==> flow/design.v <==
module ROB (
    input clk,
    input reset,
    output wire no_free_rob,
    output wire one_free_rob,   
    input [1:0] ins_valid_rob,
    input rd_valid1_rob,
    input [1:0] type1_rob,
    input [4:0] rd1_rob,
    input [5:0] prd1_rob,
    input [5:0] oprd1_rob,
    input [31:0] pc1_rob,
    input rd_valid2_rob,
    input [1:0] type2_rob,
    input [4:0] rd2_rob,
    input [5:0] prd2_rob,
    input [5:0] oprd2_rob,
    input [31:0] pc2_rob,
    output wire [5:0] pos1_rob,
    output wire [5:0] pos2_rob,
    input req_alu_wb,
    input [5:0] pos_alu_wb,
    input req_jmp_wb,
    input pc_recover_jmp_wb,
    input [5:0] pos_jmp_wb,
    output reg flush_iq,
    output reg [1:0] push_fl_RAT,
    output reg [5:0] push_data_fl_RAT1,
    output reg [5:0] push_data_fl_RAT2,
    output reg [4:0] update_pos_aRAT1,
    output reg [4:0] update_pos_aRAT2,
    output reg [5:0] update_data_aRAT1,
    output reg [5:0] update_data_aRAT2
);
reg Posbit [0:31];
reg [1:0] Type [0:31];
reg [4:0] Areg [0:31];
reg [5:0] Preg [0:31];
reg [5:0] OPreg [0:31];
reg RegVal [0:31];
reg [31:0] PC [0:31];
reg Exception [0:31];
reg Complete [0:31];
reg [5:0] headp;
reg [5:0] tailp;
wire [5:0] headp_next;
wire [5:0] tailp_next;
wire [5:0] headp_next_next;
wire [5:0] tailp_next_next;
assign no_free_rob = (headp[4:0]==tailp[4:0] && headp[5]!=tailp[5])?1'b1:1'b0;
assign one_free_rob = (headp[4:0]==tailp_next[4:0])?1'b1:1'b0;
assign pos1_rob = tailp;
assign pos2_rob = tailp+6'd1;
assign headp_next = headp+6'd1;
assign tailp_next = tailp+6'd1;
assign headp_next_next = headp+6'd2;
assign tailp_next_next = tailp+6'd2;
always @(posedge clk ) begin
    if (reset) begin
        headp <= 6'b0;
        tailp <= 6'b0;
        push_fl_RAT <= 2'b0;
        Complete[0] <= 1'b0;
        flush_iq <= 1'b0;
    end else begin
        if (ins_valid_rob==2'b01) begin
            Posbit[tailp[4:0]] <= tailp[5];
            Type[tailp[4:0]] <= type1_rob;
            Areg[tailp[4:0]] <= rd1_rob;
            Preg[tailp[4:0]] <= prd1_rob;
            OPreg[tailp[4:0]] <= oprd1_rob;
            RegVal[tailp[4:0]] <= rd_valid1_rob;
            PC[tailp[4:0]] <= pc1_rob;
            Exception[tailp[4:0]] <= 1'b0;
            Complete[tailp[4:0]] <= 1'b0;
            tailp <= tailp + 6'd1;
            Complete[tailp_next[4:0]] <= 1'b0;
        end else if (ins_valid_rob==2'b10) begin
            Posbit[tailp[4:0]] <= tailp[5];
            Type[tailp[4:0]] <= type1_rob;
            Areg[tailp[4:0]] <= rd1_rob;
            Preg[tailp[4:0]] <= prd1_rob;
            OPreg[tailp[4:0]] <= oprd1_rob;
            RegVal[tailp[4:0]] <= rd_valid1_rob;
            PC[tailp[4:0]] <= pc1_rob;
            Exception[tailp[4:0]] <= 1'b0;
            Complete[tailp[4:0]] <= 1'b0;
            Posbit[tailp_next[4:0]] <= tailp_next[5];
            Type[tailp_next[4:0]] <= type2_rob;
            Areg[tailp_next[4:0]] <= rd2_rob;
            Preg[tailp_next[4:0]] <= prd2_rob;
            OPreg[tailp_next[4:0]] <= oprd2_rob;
            RegVal[tailp_next[4:0]] <= rd_valid2_rob;
            PC[tailp_next[4:0]] <= pc2_rob;
            Exception[tailp_next[4:0]] <= 1'b0;
            Complete[tailp_next[4:0]] <= 1'b0;
            tailp <= tailp + 6'd2;
            Complete[tailp_next_next[4:0]] <= 1'b0;
        end
        if (req_alu_wb) begin
            Complete[pos_alu_wb[4:0]] <= 1'b1;
        end
        if (req_jmp_wb) begin
            Complete[pos_jmp_wb[4:0]] <= 1'b1;
            if (pc_recover_jmp_wb) begin
                Exception[pos_jmp_wb[4:0]] <= 1'b1;
            end
        end
        if (Complete[headp[4:0]] == 1'b1) begin
            if (Exception[headp[4:0]] == 1'b1) begin
                flush_iq <= 1'b1;
                headp <= headp_next;
                tailp <= headp_next;
                if (RegVal[headp[4:0]] == 1'b1) begin
                    push_fl_RAT <= 2'b01;
                    push_data_fl_RAT1 <= OPreg[headp[4:0]];
                    update_pos_aRAT1 <= Areg[headp[4:0]];
                    update_data_aRAT1 <= Preg[headp[4:0]];
                end else begin
                    push_fl_RAT <= 2'b00;   
                end        
                Complete[headp_next[4:0]] <= 1'b0;
            end
            else if (Complete[headp_next[4:0]] == 1'b1) begin
                headp <= headp_next_next;
                if (RegVal[headp[4:0]] && RegVal[headp_next[4:0]]) begin
                    push_fl_RAT <= 2'b10;
                    push_data_fl_RAT1 <= OPreg[headp[4:0]];
                    push_data_fl_RAT2 <= OPreg[headp_next[4:0]];
                    update_pos_aRAT1 <= Areg[headp[4:0]];
                    update_pos_aRAT2 <= Areg[headp_next[4:0]];
                    update_data_aRAT1 <= Preg[headp[4:0]];
                    update_data_aRAT2 <= Preg[headp_next[4:0]];
                end else if (RegVal[headp[4:0]] && !RegVal[headp_next[4:0]]) begin
                    push_fl_RAT <= 2'b01;
                    push_data_fl_RAT1 <= OPreg[headp[4:0]];
                    update_pos_aRAT1 <= Areg[headp[4:0]];
                    update_data_aRAT1 <= Preg[headp[4:0]];
                end else if (!RegVal[headp[4:0]] && RegVal[headp_next[4:0]]) begin
                    push_fl_RAT <= 2'b01;
                    push_data_fl_RAT1 <= OPreg[headp_next[4:0]];
                    update_pos_aRAT1 <= Areg[headp_next[4:0]];
                    update_data_aRAT1 <= Preg[headp_next[4:0]];
                end else begin
                    push_fl_RAT <= 2'b00;
                end
                if (Exception[headp_next[4:0]] == 1'b1) begin
                    flush_iq <= 1'b1;
                    tailp <= headp_next_next;
                    Complete[headp_next_next[4:0]] <= 1'b0;   
                end else begin
                    flush_iq <= 1'b0;
                end
            end else begin
                headp <= headp + 6'd1;
                flush_iq <= 1'b0;
                if (RegVal[headp[4:0]]) begin
                    push_fl_RAT <= 2'b01;
                    push_data_fl_RAT1 <= OPreg[headp[4:0]];
                    update_pos_aRAT1 <= Areg[headp[4:0]];
                    update_data_aRAT1 <= Preg[headp[4:0]];
                end else begin
                    push_fl_RAT <= 2'b00;
                end
            end
        end else begin
            push_fl_RAT <= 2'b0;
            flush_iq <= 1'b0;
        end
    end
end
endmodule
From RTL to reports: ROB
What the tools print for ROB, step after step.
Lines are those of the file above, counted from 1.
Cell names lack the library's common part.
The mark n/a stands for no value.
- top module: ROB
- clock port: clk
- library: sky130hd
- timing corner: tt_025C_1v80

Word level
Source: Yosys, flattened and elaborated, memories not mapped. Widths are those after wreduce. Print and check cells do not count.
Yosys's memory passes give these memory sizes; they may raise the number of words (mostly to a power of two), join words into wider ones and drop unused or constant bits.
- reductions and logical operators at 11
- bitwise logic cells: 10
- muxes and demuxes at 134
- equal/unequal tests at 6
- add/sub/neg operators at 4
- operators by type and width (kind ; count):
    5-bit two-way mux ; 50
    6-bit two-way mux ; 38
    1-bit two-way mux ; 43
    6-bit by 1-bit adder with 6-bit output with constant B ; 2
    6-bit by 2-bit adder with 6-bit output with constant B ; 2
    5-bit equality test ; 2
    1-bit bitwise OR ; 7
    2-bit two-way mux ; 3
    5-bit by 2-bit inequality test with 1-bit output with constant B ; 1
    5-bit AND reduction ; 1
    1-bit logical AND ; 4
    1-bit inverter ; 3
    3-bit AND reduction ; 1
    1-bit zero test ; 2
    1-bit OR reduction ; 2
    2-bit by 1-bit equality test with 1-bit output with constant B ; 1
    2-bit equality test with constant B ; 1
    2-bit OR reduction ; 1
    1-bit inequality test ; 1
- register bits: 49
- input bits at 123
- memories kept: 6
- noted clocked read ports x word width: 20
- output and inout port bits at 51
- bits in writable memories at 640
- noted elaborated cells: 181
- memory list (memory ; words ; width ; read ports ; wr ports ; line ; source):
    OPreg ; 32 ; 6 ; 2 ; 2 ; 39 ; reg [5:0] OPreg [0:31];
    Preg ; 32 ; 6 ; 2 ; 2 ; 38 ; reg [5:0] Preg [0:31];
    Areg ; 32 ; 5 ; 2 ; 2 ; 37 ; reg [4:0] Areg [0:31];
    Complete ; 32 ; 1 ; 2 ; 6 ; 43 ; reg Complete [0:31];
    Exception ; 32 ; 1 ; 2 ; 3 ; 42 ; reg Exception [0:31];
    RegVal ; 32 ; 1 ; 2 ; 2 ; 40 ; reg RegVal [0:31];

Longest topological paths
Longest topological path by Yosys (ltp), each cell counted once; first at word level (registers and memories cut), then after technology mapping (sequential cells cut; the memories' decode and read muxes count).
- word-level depth at 7
- noted ABC_AREA: 1
- mapped depth at 21

Mapped cells and area
Source: synth_stat.txt of the flow (Yosys; design flattened, memories mapped). It holds for the ABC_AREA given above (unset counts as 0); a run with the other value may have another netlist.
Totals and module areas in this step are rounded.
- noted flip-flops: 694
- noted buffers: 506
- sequential part of the area: 20000 um2
- noted cell count: 5331
- cell area after synthesis: 42100 um2
- cells by type (cell ; count ; area in all (um2)):
    edfxtp_1 ; 610 ; 1.83E+04
    o21ai_0 ; 1159 ; 5.8E+03
    nand2_1 ; 974 ; 3.66E+03
    nor2_1 ; 756 ; 2.84E+03
    dfxtp_1 ; 84 ; 1.68E+03
    o221ai_1 ; 157 ; 1.38E+03
    nand3_1 ; 230 ; 1.15E+03
    clkbuf_1 ; 271 ; 1.02E+03
    o22ai_1 ; 132 ; 825.792
    buf_2 ; 159 ; 795.763
    o21ai_1 ; 154 ; 770.739
    inv_1 ; 178 ; 668.141
    a21oi_1 ; 95 ; 475.456
    nor3_1 ; 62 ; 310.298
    o211ai_1 ; 36 ; 270.259
    buf_4 ; 27 ; 202.694
    o32ai_1 ; 23 ; 201.443
    nor3_4 ; 11 ; 178.922
Not listed: further types 33, cells in them 213.

Timing after synthesis
Source: OpenSTA report_checks on the synthesized netlist (no wires, ideal clock, input and output delay 20% of the period each), path of least setup slack; recovery checks are left aside. Register names are those of the netlist, which keeps one name where synthesis merged equal registers.
- path kind: input -> register
- start: input ins_valid_rob[0]
- end: memory Areg[4][0]
- noted path delay: 2690 ps
- noted data arrival time: 3243 ps
- path buffers: 1
- required time: 4449 ps
- input delay: 974 ps
- noted path slack: 1206 ps
- noted period: 4870 ps
- driving pins on the path: 8
- period reached after synthesis at 3664 ps
"path delay" = arrival - input delay + setup time.
"driving pins on the path" counts driving pins, that of a launching flip-flop among them; a cell with two outputs on the path counts twice.
"period reached after synthesis" is the clock period less the worst setup slack; recovery checks do not enter. This is arithmetic on one report: input and output delays are still those of the set period (20% each).
The rows between start and end are the longest chain of elaborated cells between them; the timing report does not say that the signal goes this way. Where chains are equally long, one stands for them.
A line is the first line of the expression or statement that the cell stems from. Yosys adds cells for indexed reads and writes and turns some case tables into memories.
Only ways into the end's enable, where the timed path ends, are counted here.
- path through: inv_1 -> nand2_1 -> nand2_1 -> nand2_1 -> inv_1 -> buf_2 -> nand3_1 -> o21ai_0
- noted cells in the longest elaborated chain: 5
- noted elaborated cells on any way between the ends: 11
- those cells by class: eq/ne: 2; mux: 8; logic: 1
- ends and longest elaborated chain, after synthesis (element ; line ; source):
    start, declared ; 6 ; input [1:0] ins_valid_rob,
    2-bit equality test ; 78 ; end else if (ins_valid_rob==2'b10) begin
    1-bit two-way mux ; 78 ;
    1-bit two-way mux ; 66 ; if (ins_valid_rob==2'b01) begin
    1-bit two-way mux ; 59 ; if (reset) begin
    1-bit bitwise OR ; n/a ;
    end, declared ; 37 ; reg [4:0] Areg [0:31];

Worst path after layout
Path of least setup slack in the final report of job 2 (OpenROAD, finished layout, wires in). Where an end is a register, its clock arrival counts in the times.
The path's times are printed in steps of 10 ps; the period is the one set.
- path kind: register -> output
- start: register tailp[1]
- end: output one_free_rob
- driving pins on the path: 9
- noted period: 4160 ps
- noted data arrival time: 3130 ps
- noted path slack: 190 ps
- path buffers: 1
- required time: 3330 ps
The rows between start and end are the longest chain of elaborated cells between them; the timing report does not say that the signal goes this way. Where chains are equally long, one stands for them.
At most two assigning lines are given for a register; there are more.
- path through: dfxtp_1 -> ha_1 -> nor2_1 -> nor2_4 -> inv_1 -> a21oi_1 -> o211ai_1 -> nor3_1 -> clkdlybuf4s50_1
- noted cells in the longest elaborated chain: 3
- noted elaborated cells on any way between the ends: 3
- those cells by class: add/sub: 1; eq/ne: 1; mux: 1
- ends and longest elaborated chain, after layout (element ; line ; source):
    start, declared ; 45 ; reg [5:0] tailp;
    start, assigned ; 76 ; tailp <= tailp + 6'd1;
    start, assigned ; 97 ; tailp <= tailp + 6'd2;
    6-bit by 1-bit adder with 6-bit output ; 55 ; assign tailp_next = tailp+6'd1;
    5-bit equality test ; 51 ; assign one_free_rob = (headp[4:0]==tailp_next[4:0])?1'b1:1'b0;
    1-bit two-way mux ; 51 ;
    end, declared ; 5 ; output wire one_free_rob,

==> results <==
Record of 2 stored runs of the RTL-to-layout flow on ROB, platform sky130hd. The runs are unordered. Constraints: input delay and output delay 20% of the set period each, output load 0.01 pF.
"clock period achieved" = clock period - worst setup slack. The figure is calculated, with input and output delays left at 20% of the set period.
"total design power" is the tool's figure for a default switching activity; nothing was simulated.
Values from the reports are rounded here.

Job 1
Settings were period_ns = 6.42; CORE_UTILIZATION = 59; SETUP_SLACK_MARGIN = -0.13; PLACE_DENSITY_LB_ADDON = 0.02; CORE_ASPECT_RATIO = 0.61; TNS_END_PERCENT = 50; ABC_AREA = 1; GPL_TIMING_DRIVEN = 0; CTS_CLUSTER_SIZE = 16; MAX_ROUTING_LAYER = met4; CAP_MARGIN = 20; CORE_MARGIN = 2; SLEW_MARGIN = 20
- no final report: routing broke off with GRT-0116

Job 2
Settings were period_ns = 4.16; CORE_UTILIZATION = 61; PLACE_DENSITY_LB_ADDON = 0.27; HOLD_SLACK_MARGIN = 0.26; CORE_MARGIN = 5; TNS_END_PERCENT = 95; ABC_AREA = 1; CAP_MARGIN = 20; SLEW_MARGIN = 20
- noted the chip area in the Yosys report: 42100 um2
- total die area at 74400 um2
- utilization in the final report at 0.676
- worst setup slack after layout: 193 ps
- total negative setup slack: 0 ps
- total design power at 35.4 mW
- clock period achieved: 3967 ps
