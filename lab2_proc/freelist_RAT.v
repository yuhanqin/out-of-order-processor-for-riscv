==> flow/design.v <==
module freelist_RAT (
    input clk,
    input reset,
    input stall_freelist_RAT,
    input flush_iq,
    output wire no_free_pr,
    output wire one_free_pr,   
    input [1:0] pop_fl_RAT,
    output wire [5:0] pop_data_fl_RAT1,
    output wire [5:0] pop_data_fl_RAT2,
    input [1:0] push_fl_RAT,   
    input [5:0] push_data_fl_RAT1,
    input [5:0] push_data_fl_RAT2
);
reg [5:0] aheadp;
integer j;
reg [5:0] freelist [0:63];  
reg [5:0] headp;   
reg [5:0] tailp;   
wire [5:0] headp_next;
wire [5:0] tailp_next;
assign headp_next = headp+6'd1;
assign tailp_next = tailp+6'd1;
integer i;
assign no_free_pr = (headp == tailp)?1'b1:1'b0;
assign one_free_pr = (headp_next == tailp)?1'b1:1'b0;
assign pop_data_fl_RAT1 = freelist[headp];
assign pop_data_fl_RAT2 = freelist[headp_next];
always @(posedge clk ) begin
    if (reset) begin
        for (i = 0;i < 32 ;i++ ) begin
            freelist[i] <= 32+i;
        end
        headp <= 6'b0;
        tailp <= 6'b100000;
        aheadp <= 6'b0;
    end else begin
        if (flush_iq) begin
            if (push_fl_RAT == 2'b01) begin
                headp <= aheadp + 6'd1;
            end else if (push_fl_RAT == 2'b10) begin
                headp <= aheadp + 6'd2;
            end else begin
                headp <= aheadp;
            end
        end
        if (!stall_freelist_RAT) begin
            if (pop_fl_RAT == 2'b01) begin
                headp <= headp + 6'd1;
            end else if (pop_fl_RAT == 2'b10) begin
                headp <= headp + 6'd2;
            end
        end
        if (push_fl_RAT == 2'b01) begin
            freelist[tailp] <= push_data_fl_RAT1;
            tailp <= tailp + 6'd1;
            aheadp <= aheadp + 6'd1;
        end else if (push_fl_RAT == 2'b10) begin
            freelist[tailp] <= push_data_fl_RAT1;
            freelist[tailp_next] <= push_data_fl_RAT2;
            tailp <= tailp + 6'd2;
            aheadp <= aheadp + 6'd2;
        end
    end
end
endmodule
# Tool chain data of freelist_RAT
# Tool output for the design above, in the order of the flow.
# Line numbers count from 1 in the design file above.
# Cell names lack the library's common part.
# A cell with -- has no value.
dict set report setup {
  top {freelist_RAT}
  clk_port {clk}
  lib {sky130hd}
  pvt_corner {tt_025C_1v80}
}

# Word-level counts
# Counts by Yosys on the flattened word-level netlist (proc, flatten, opt, wreduce; memories kept). Print and check cells are left out. Cells with the same type and inputs are merged into one.
# Yosys's memory passes give these memory sizes; they may raise the number of words (mostly to a power of two), join words into wider ones and drop unused or constant bits.
dict set report word_totals {
  latch_bits 0
  mem_count 1
  output_inout_bits 14
  ram_bits 384
  input_bits 20
  register_bits 18
  romBits 0
}
dict set report op_classes {
  add_sub_neg 6
  n_mul 0
  shifts 0
  n_reduce_logical 1
  n_logic 1
  equal 6
  n_div 0
  n_mux 29
  compare 0
}
# name size word_bits line
set mem_list {}
lappend mem_list {freelist 64 6 17} ;# reg [5:0] freelist [0:63];
# operator n
set op_table {}
lappend op_table {{two-way mux 6 bit} 21}
lappend op_table {{adder 6 x 1 -> 6 bit with constant B} 3}
lappend op_table {{adder 6 x 2 -> 6 bit with constant B} 3}
lappend op_table {{== test 6 bit} 2}
lappend op_table {{two-way mux 1 bit} 8}
lappend op_table {{== test 2 x 1 -> 1 bit with constant B} 2}
lappend op_table {{== test 2 bit with constant B} 2}
lappend op_table {{nonzero test 2 bit} 1}
lappend op_table {{OR 1 bit} 1}

# Logic depth
# Longest topological path by Yosys (ltp), each cell counted once; first at word level (registers and memories cut), then after technology mapping (sequential cells cut; the memories' decode and read muxes count).
dict set report logic_depth {
  word_depth 8
  ABC_AREA 0
  depth_mapped 10
  mapped_depth_nobuf 7
}

# Synthesis result
# The flow's flattened synthesis, as Yosys stat reports it; memories are mapped. The netlist is that of the ABC_AREA named above (0 if unset); the other value can give another one.
# Totals and module areas in this step are rounded.
# cell n area_total_um2
set by_type {}
lappend by_type {edfxtp_1 384 1.15E+04}
lappend by_type {mux4_2 183 4.12E+03}
lappend by_type {mux2i_1 228 2.28E+03}
lappend by_type {o22ai_1 85 531.76}
lappend by_type {a22oi_1 63 472.954}
lappend by_type {nand2_1 121 454.186}
lappend by_type {nor2_1 114 427.91}
lappend by_type {clkbuf_1 111 416.65}
lappend by_type {mux2_2 34 382.867}
lappend by_type {dfxtp_1 18 360.346}
lappend by_type {o22a_1 34 297.786}
lappend by_type {a22o_1 26 227.718}
lappend by_type {nand3_1 38 190.182}
lappend by_type {or3_1 29 181.424}
lappend by_type {buf_2 36 180.173}
lappend by_type {a2bb2oi_1 20 175.168}
lappend by_type {xnor2_1 19 166.41}
lappend by_type {ha_1 11 137.632}
# Other cell types: 48; their cells: 287.
dict set report synth_totals {
  cell_count 1841
  flip_flops 402
  mapped_area_um2 25000
}

# Worst setup path after synthesis
# OpenSTA on the mapped netlist: ideal clock, no wires. The path of least setup slack (recovery checks aside). Input and output delay are each 20% of the period. Register names are those of the netlist, which keeps one name where synthesis merged equal registers.
dict set report synth_timing {
  path_type {reg-to-output}
  from {register headp[1]}
  to {output port pop_data_fl_RAT2[2]}
  path_delay_ns 2.353
  t_arrival_ns 2.353
  tclk_ns 3.21
  required_time_ns 2.568
  path_slack_ns 0.215
  t_first_pin_ns 0.000
  output_delay_ns 0.642
  n_path_buf 3
  stages 9
  period_less_setup_slack_ns 2.995
}
# "path_delay_ns" = arrival - input delay + setup time.
# A path that ends at an output port has no setup time.
# "stages" counts driving pins, that of a launching flip-flop among them; a cell with two outputs on the path counts twice.
# "period_less_setup_slack_ns" is the clock period less the worst setup slack; recovery checks do not enter. This is arithmetic on one report: input and output delays are still those of the set period (20% each).
# The rows between start and end are the longest chain of elaborated cells between them; the timing report does not say that the signal goes this way. Where chains are equally long, one stands for them.
# A line is the first line of the expression or statement that the cell stems from. Yosys adds cells for indexed reads and writes and turns some case tables into memories.
# A memory read counts as a cell of the chain, while the word-level depth stops at memories.
# A register here has more assigning lines than the two given.
dict set report synth_between {
  path_cell_list {dfxtp_1 ha_1 buf_6 buf_6 buf_2 mux4_2 mux4_2 nand3_1 nand3_1}
  elab_chain_cells 2
  cells_between 2
}
# element line
set synth_rtl {}
lappend synth_rtl {{start, declared} 18} ;# reg [5:0] headp;
lappend synth_rtl {{start, assigned} 40} ;# headp <= aheadp + 6'd1;
lappend synth_rtl {{start, assigned} 42} ;# headp <= aheadp + 6'd2;
lappend synth_rtl {{adder 6 x 1 -> 6 bit} 22} ;# assign headp_next = headp+6'd1;
lappend synth_rtl {{memory read (64 x 6 bit)} 17} ;# reg [5:0] freelist [0:63];
lappend synth_rtl {{end, declared} 10} ;# output wire [5:0] pop_data_fl_RAT2,

# Timing after layout
# From the final timing report of record 1: the path of least setup slack in the routed layout; clock arrival at registers is part of the times.
dict set report layout_timing {
  path_type {reg-to-output}
  from {register (name not given)}
  to {output port pop_data_fl_RAT1[0]}
  stages 11
  tclk_ns 5.92
  required_time_ns 4.74
  output_delay_ns 1.18
  t_first_pin_ns 0.59
  n_path_buf 5
  t_arrival_ns 4.41
  path_slack_ns 0.33
}
dict set report layout_between {
  path_cell_list {dfxtp_1 buf_4 buf_4 buf_4 buf_6 mux4_2 mux2i_2 nor2_1 o211ai_1 o31ai_1 clkdlybuf4s50_1}
}
# element line
set layout_rtl {}
lappend layout_rtl {{end, declared} 9} ;# output wire [5:0] pop_data_fl_RAT1,
# Chain of elaborated cells between the ends: none given.

freelist_RAT through Yosys and OpenROAD on sky130hd: 2 stored runs, unordered, with their settings and measured results. The constraints put input and output delay at 20% of the set period each and load the outputs with 0.01 pF.
By "worst_path_ns" is meant the share of the clock period that the worst setup path is allowed (20% is reserved at inputs, 20% at outputs), minus its slack. Clock arrival times at its registers enter into it.
Values from the reports are rounded here.

[flow] record 1: files
==> flow/run.sh <==
#!/bin/bash
# the make line also repeats the synthesis and layout settings of config.mk as NAME=value (left out here)
make -C /OpenROAD-flow-scripts/flow DESIGN_CONFIG=/design/flow/config.mk WORK_HOME=/design/flow/orfs CLKGATE_MAP_FILE= finish
==> flow/config.mk <==
export PLATFORM = sky130hd
export DESIGN_NAME = freelist_RAT
export DESIGN_NICKNAME = freelist_RAT
export VERILOG_FILES = /design/flow/design.v
export SDC_FILE = /design/flow/constraint.sdc
export NUM_CORES = 4
export LEC_CHECK = 0
export CAP_MARGIN = 20
export CORE_MARGIN = 2
export CORE_UTILIZATION = 26
export GPL_ROUTABILITY_DRIVEN = 0
export GPL_TIMING_DRIVEN = 0
export MAX_ROUTING_LAYER = met5
export PLACE_DENSITY_LB_ADDON = 0.12
export SETUP_SLACK_MARGIN = 0.43
export SLEW_MARGIN = 40
==> flow/constraint.sdc <==
create_clock -name core_clock -period 5.92 [get_ports {clk}]
set_input_delay 1.1840 -clock core_clock [delete_from_list [all_inputs] [get_ports {clk}]]
set_output_delay 1.1840 -clock core_clock [all_outputs]
set_load 0.01 [all_outputs]

[flow] record 1: metrics
[metrics] synthArea_um2 = 25000
[metrics] design_die_area_um2 = 97000
[metrics] stdcell_area_um2 = 28000
[metrics] setup_worst_slack_ns = 0.33
[metrics] worst_path_ns = 4.41
[metrics] path_kind = reg-to-output

[flow] record 2: files
==> flow/run.sh <==
#!/bin/bash
# the make line also repeats the synthesis and layout settings of config.mk as NAME=value (left out here)
make -C /OpenROAD-flow-scripts/flow DESIGN_CONFIG=/design/flow/config.mk WORK_HOME=/design/flow/orfs CLKGATE_MAP_FILE= finish
==> flow/config.mk <==
export PLATFORM = sky130hd
export DESIGN_NAME = freelist_RAT
export DESIGN_NICKNAME = freelist_RAT
export VERILOG_FILES = /design/flow/design.v
export SDC_FILE = /design/flow/constraint.sdc
export NUM_CORES = 4
export LEC_CHECK = 0
export CAP_MARGIN = 10
export CORE_ASPECT_RATIO = 1.39
export CORE_MARGIN = 2
export CORE_UTILIZATION = 41
export CTS_CLUSTER_SIZE = 11
export GPL_ROUTABILITY_DRIVEN = 0
export MAX_ROUTING_LAYER = met5
export PLACE_DENSITY = 0.37
export SLEW_MARGIN = 20
export TNS_END_PERCENT = 20
==> flow/constraint.sdc <==
create_clock -name core_clock -period 3.42 [get_ports {clk}]
set_input_delay 0.6840 -clock core_clock [delete_from_list [all_inputs] [get_ports {clk}]]
set_output_delay 0.6840 -clock core_clock [all_outputs]
set_load 0.01 [all_outputs]

[flow] record 2: metrics
[metrics] synthArea_um2 = 25000
[metrics] design_die_area_um2 = 62000
[metrics] stdcell_area_um2 = 31000
[metrics] setup_worst_slack_ns = -0.57
[metrics] worst_path_ns = 3.30
[metrics] path_kind = reg-to-output
